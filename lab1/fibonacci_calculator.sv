==> flow/design.v <==
module fibonacci_calculator (input logic clk, reset,
                             input logic [4:0] input_s,
                             input logic begin_fibo,
                            output logic [28:0] fibo_out,
                            output logic done);
  enum logic [1:0] {RESET=2'b00, BEGIN=2'b01, COMPUTE=2'b10, DONE=2'b11} status;
  logic  [4:0] input_r;
  logic [28:0] curr_num, next_num;
  always_ff @(posedge clk)
  begin
    if (reset) begin
      status <= RESET;
      done <= 0;
    end else if (!reset & begin_fibo)
      status<=BEGIN;
    else
      case (status)
        RESET:
          begin
            curr_num <= 0;
            next_num <= 1;
          end
        BEGIN:
          begin
            input_r <= input_s;
            status <= COMPUTE;
          end
        COMPUTE:
          if (input_r) begin
            input_r <= input_r - 1;
            curr_num <= curr_num + next_num;
            next_num <= curr_num;
          end else begin
            status <= DONE;
            done <= 1;
            fibo_out <= curr_num;
          end 
        DONE:
          status <= RESET;
      endcase
  end
endmodule
Step by step through the tools: fibonacci_calculator
What the tools print for fibonacci_calculator, step after step.
Line numbers count from 1 in the design file above.
{ "design": {"top_module": "fibonacci_calculator", "clock_port": "clk", "library": "sky130hd", "pvt_corner": "tt_025C_1v80"} }

After elaboration
Source: Yosys, flattened and elaborated, memories not mapped. Widths are those after wreduce. Registers that Yosys merges into a memory's read port (data or address) are not register bits. Print and check cells do not count. Equal cells are merged and count once.
{ "op_classes": {"n_eq": 6, "n_logic": 4, "addsub": 2, "n_mux": 9, "reduce_logical": 14} }
{ "op_table": {"columns": ["cell", "n"], "rows": [
  ["29-bit case mux with 2-bit select", 2],
  ["29-bit 2-to-1 mux", 2],
  ["29-bit adder", 1],
  ["4-bit AND reduction", 3],
  ["5-bit case mux with 2-bit select", 1],
  ["2-bit case mux with 3-bit select", 1],
  ["5-bit by 1-bit subtractor with 5-bit output with constant B", 1],
  ["5-bit nonzero test", 1],
  ["5-bit 2-to-1 mux", 1],
  ["2-bit equality test with constant B", 2],
  ["2-bit inequality test with constant B", 2],
  ["2-bit AND reduction", 2],
  ["2-bit nonzero test", 2],
  ["4-bit nonzero test", 1],
  ["1-bit NOT", 3],
  ["3-bit inequality test with constant B", 1],
  ["3-bit AND reduction", 1],
  ["3-bit nonzero test", 1],
  ["2-bit by 1-bit equality test with 1-bit output with constant B", 1],
  ["2-bit logical NOT", 1],
  ["2-bit OR reduction", 1],
  ["2-bit 2-to-1 mux", 1],
  ["1-bit bitwise AND", 1],
  ["1-bit logical NOT", 1],
  ["1-bit 2-to-1 mux", 1]
]} }
{ "bits": {"in_bits": 8, "reg_bits": 95, "out_inout_bits": 30, "wordCells": 42} }

Longest topological paths
Depth = most cells in a row (Yosys ltp): at word level without a register or memory, in the mapped netlist without a sequential cell, where the memories' decode and read muxes count.
{ "depth": {"depth_word": 4, "ABC_AREA": 0, "depth_mapped": 8} }

Synthesis result
The flow's flattened synthesis, as Yosys stat reports it; memories are mapped. The netlist is that of the ABC_AREA named above (0 if unset); the other value can give another one.
{ "mapped": {"area_um2": 5039.8, "buffers": 15, "stdcells": 425, "sequential_area_um2": 2862.7, "flip_flops": 97} }
{ "types": {"columns": ["cell_type", "n"], "rows": [
  ["sky130_fd_sc_hd__edfxtp_1", 92],
  ["sky130_fd_sc_hd__ha_1", 30],
  ["sky130_fd_sc_hd__and2_1", 30],
  ["sky130_fd_sc_hd__a21oi_1", 34],
  ["sky130_fd_sc_hd__nor2_1", 36],
  ["sky130_fd_sc_hd__nand2_1", 31],
  ["sky130_fd_sc_hd__dfxtp_1", 5],
  ["sky130_fd_sc_hd__xnor2_1", 11],
  ["sky130_fd_sc_hd__o21ai_0", 19],
  ["sky130_fd_sc_hd__mux2i_1", 8],
  ["sky130_fd_sc_hd__a21o_1", 9],
  ["sky130_fd_sc_hd__xor2_1", 7],
  ["sky130_fd_sc_hd__nor3_1", 12],
  ["sky130_fd_sc_hd__o21bai_1", 7],
  ["sky130_fd_sc_hd__nand4_1", 8],
  ["sky130_fd_sc_hd__o21a_1", 6],
  ["sky130_fd_sc_hd__nand2b_1", 7],
  ["sky130_fd_sc_hd__a211oi_1", 4]
]} }
Not listed: further types 39, cells in them 69.

Path before layout
OpenSTA on the mapped netlist: ideal clock, no wires. The path of least setup slack (recovery checks aside). Input and output delay are each 20% of the period. Register names are those of the netlist, which keeps one name where synthesis merged equal registers.
{ "synth_path": {"path_kind": "reg2reg", "start": "register input_r[0]", "end": "register fibo_out[0]", "setup_slack_ns": -0.009, "driving_pins": 6, "n_path_buf": 0, "tclk_ns": 3.42, "t_arrival_ns": 2.977, "setup_ns": 0.452, "t_first_pin_ns": 0.000, "delay_ns": 3.429, "synth_period_reached_ns": 3.429} }
"delay_ns" = arrival - input delay + setup time.
"driving_pins" counts driving pins, that of a launching flip-flop among them; a cell with two outputs on the path counts twice.
"synth_period_reached_ns" is the clock period less the worst setup slack; recovery checks do not enter. This is arithmetic on one report: input and output delays are still those of the set period (20% each).
The rows between start and end are the longest chain of elaborated cells between them; the timing report does not say that the signal goes this way. Where chains are equally long, one stands for them.
A line is the first line of the expression or statement that the cell stems from. Yosys adds cells for indexed reads and writes and turns some case tables into memories.
{ "synth_between": {"path_cell_list": "sky130_fd_sc_hd__edfxtp_1 sky130_fd_sc_hd__inv_1 sky130_fd_sc_hd__ha_1 sky130_fd_sc_hd__nand3b_1 sky130_fd_sc_hd__or2_2 sky130_fd_sc_hd__nor3_1", "elab_chain_len": 3, "cells_between": 3, "lines_between": 1, "classes_between": "1 x logic; 2 x reduce/logical"} }
{ "synth_rtl": {"columns": ["item", "line_no", "rtl"], "rows": [
  ["start, declared", 7, "logic  [4:0] input_r;"],
  ["start, assigned", 25, "input_r <= input_s;"],
  ["start, assigned", 30, "input_r <= input_r - 1;"],
  ["5-bit nonzero test", 29, "if (input_r) begin"],
  ["1-bit NOT", null, null],
  ["4-bit AND reduction", null, null],
  ["end, assigned", 36, "fibo_out <= curr_num;"],
  ["end, declared", 4, "output logic [28:0] fibo_out,"]
]} }

Path in the finished layout
Path of least setup slack in the final report of job 1 (OpenROAD, finished layout, wires in). Where an end is a register, its clock arrival counts in the times.
{ "layout_path": {"path_kind": "reg2reg", "start": "register curr_num[1]", "end": "register curr_num[25]", "t_arrival_ns": 2.88, "t_first_pin_ns": 0.37, "tclk_ns": 2.87, "n_path_buf": 0, "setup_slack_ns": 0.20, "driving_pins": 8, "setup_ns": 0.16} }
The rows between start and end are the longest chain of elaborated cells between them; the timing report does not say that the signal goes this way. Where chains are equally long, one stands for them.
{ "layout_between": {"path_cell_list": "sky130_fd_sc_hd__edfxtp_1 sky130_fd_sc_hd__ha_1 sky130_fd_sc_hd__a211oi_2 sky130_fd_sc_hd__o21ai_0 sky130_fd_sc_hd__a21oi_2 sky130_fd_sc_hd__nor3_1 sky130_fd_sc_hd__a311oi_1 sky130_fd_sc_hd__mux2i_1", "elab_chain_len": 3, "cells_between": 3, "lines_between": 3, "classes_between": "1 x add/sub; 2 x mux"} }
{ "layout_rtl": {"columns": ["item", "line_no", "rtl"], "rows": [
  ["start, declared", 8, "logic [28:0] curr_num, next_num;"],
  ["start, assigned", 20, "curr_num <= 0;"],
  ["start, assigned", 31, "curr_num <= curr_num + next_num;"],
  ["29-bit adder", 31, null],
  ["29-bit 2-to-1 mux", 29, "if (input_r) begin"],
  ["29-bit case mux with 2-bit select", 17, "case (status)"],
  ["end, assigned", 20, null],
  ["end, assigned", 31, null],
  ["end, declared", 8, null]
]} }

==> runs of fibonacci_calculator <==
Record of 2 stored runs of the RTL-to-layout flow on fibonacci_calculator, platform sky130hd. The runs are unordered. Constraints: input delay and output delay 20% of the set period each, output load 0.01 pF.
"achieved clock period (ns)" is the run's clock period less its worst setup slack. It is reckoned from that one timing run; input and output delays stay at 20% of the period that was set.
"worst setup path time (ns)" means the part of the period allowed to the worst setup path (the constraints hold back 20% at inputs and 20% at outputs) less its slack; where the path has registers, the arrival times of their clocks count too.
By "finish__power__total" is meant OpenSTA's value without simulated activity: inputs other than the clock are taken to toggle once in ten clock periods, and the tool carries that through the logic.

settings of job 1
{
  "period_ns": 2.87,
  "CORE_UTILIZATION": 71,
  "PLACE_DENSITY_LB_ADDON": 0.27,
  "CELL_PAD_IN_SITES_GLOBAL_PLACEMENT": 0,
  "CELL_PAD_IN_SITES_DETAIL_PLACEMENT": 0,
  "ABC_AREA": 0,
  "GPL_TIMING_DRIVEN": 0,
  "GPL_ROUTABILITY_DRIVEN": 1,
  "MAX_ROUTING_LAYER": "met5",
  "CAP_MARGIN": 20,
  "CORE_MARGIN": 2,
  "SLEW_MARGIN": 20
}
report of job 1
yosys chip area after synthesis (um^2): 5039.8
finish__design__die__area: 7788.1
finish__design__instance__area__stdcell: 5813.1
finish__design__instance__utilization: 0.8509
finish__timing__setup__ws: 0.204
finish__timing__setup__tns: 0.000
finish__timing__hold__ws: 0.465
finish__power__total: 2.924e-03
achieved clock period (ns): 2.666
worst setup path time (ns): 2.67
worst setup path kind: reg2reg

settings of job 2
{
  "period_ns": 5.27,
  "CORE_UTILIZATION": 72,
  "SETUP_SLACK_MARGIN": 0.15,
  "PLACE_DENSITY_LB_ADDON": 0.21,
  "CORE_MARGIN": 6,
  "CELL_PAD_IN_SITES_GLOBAL_PLACEMENT": 1,
  "ABC_AREA": 1,
  "GPL_TIMING_DRIVEN": 1,
  "CTS_CLUSTER_DIAMETER": 83,
  "SLEW_MARGIN": 20,
  "CAP_MARGIN": 20
}
report of job 2: did not finish, place, FLW-0024
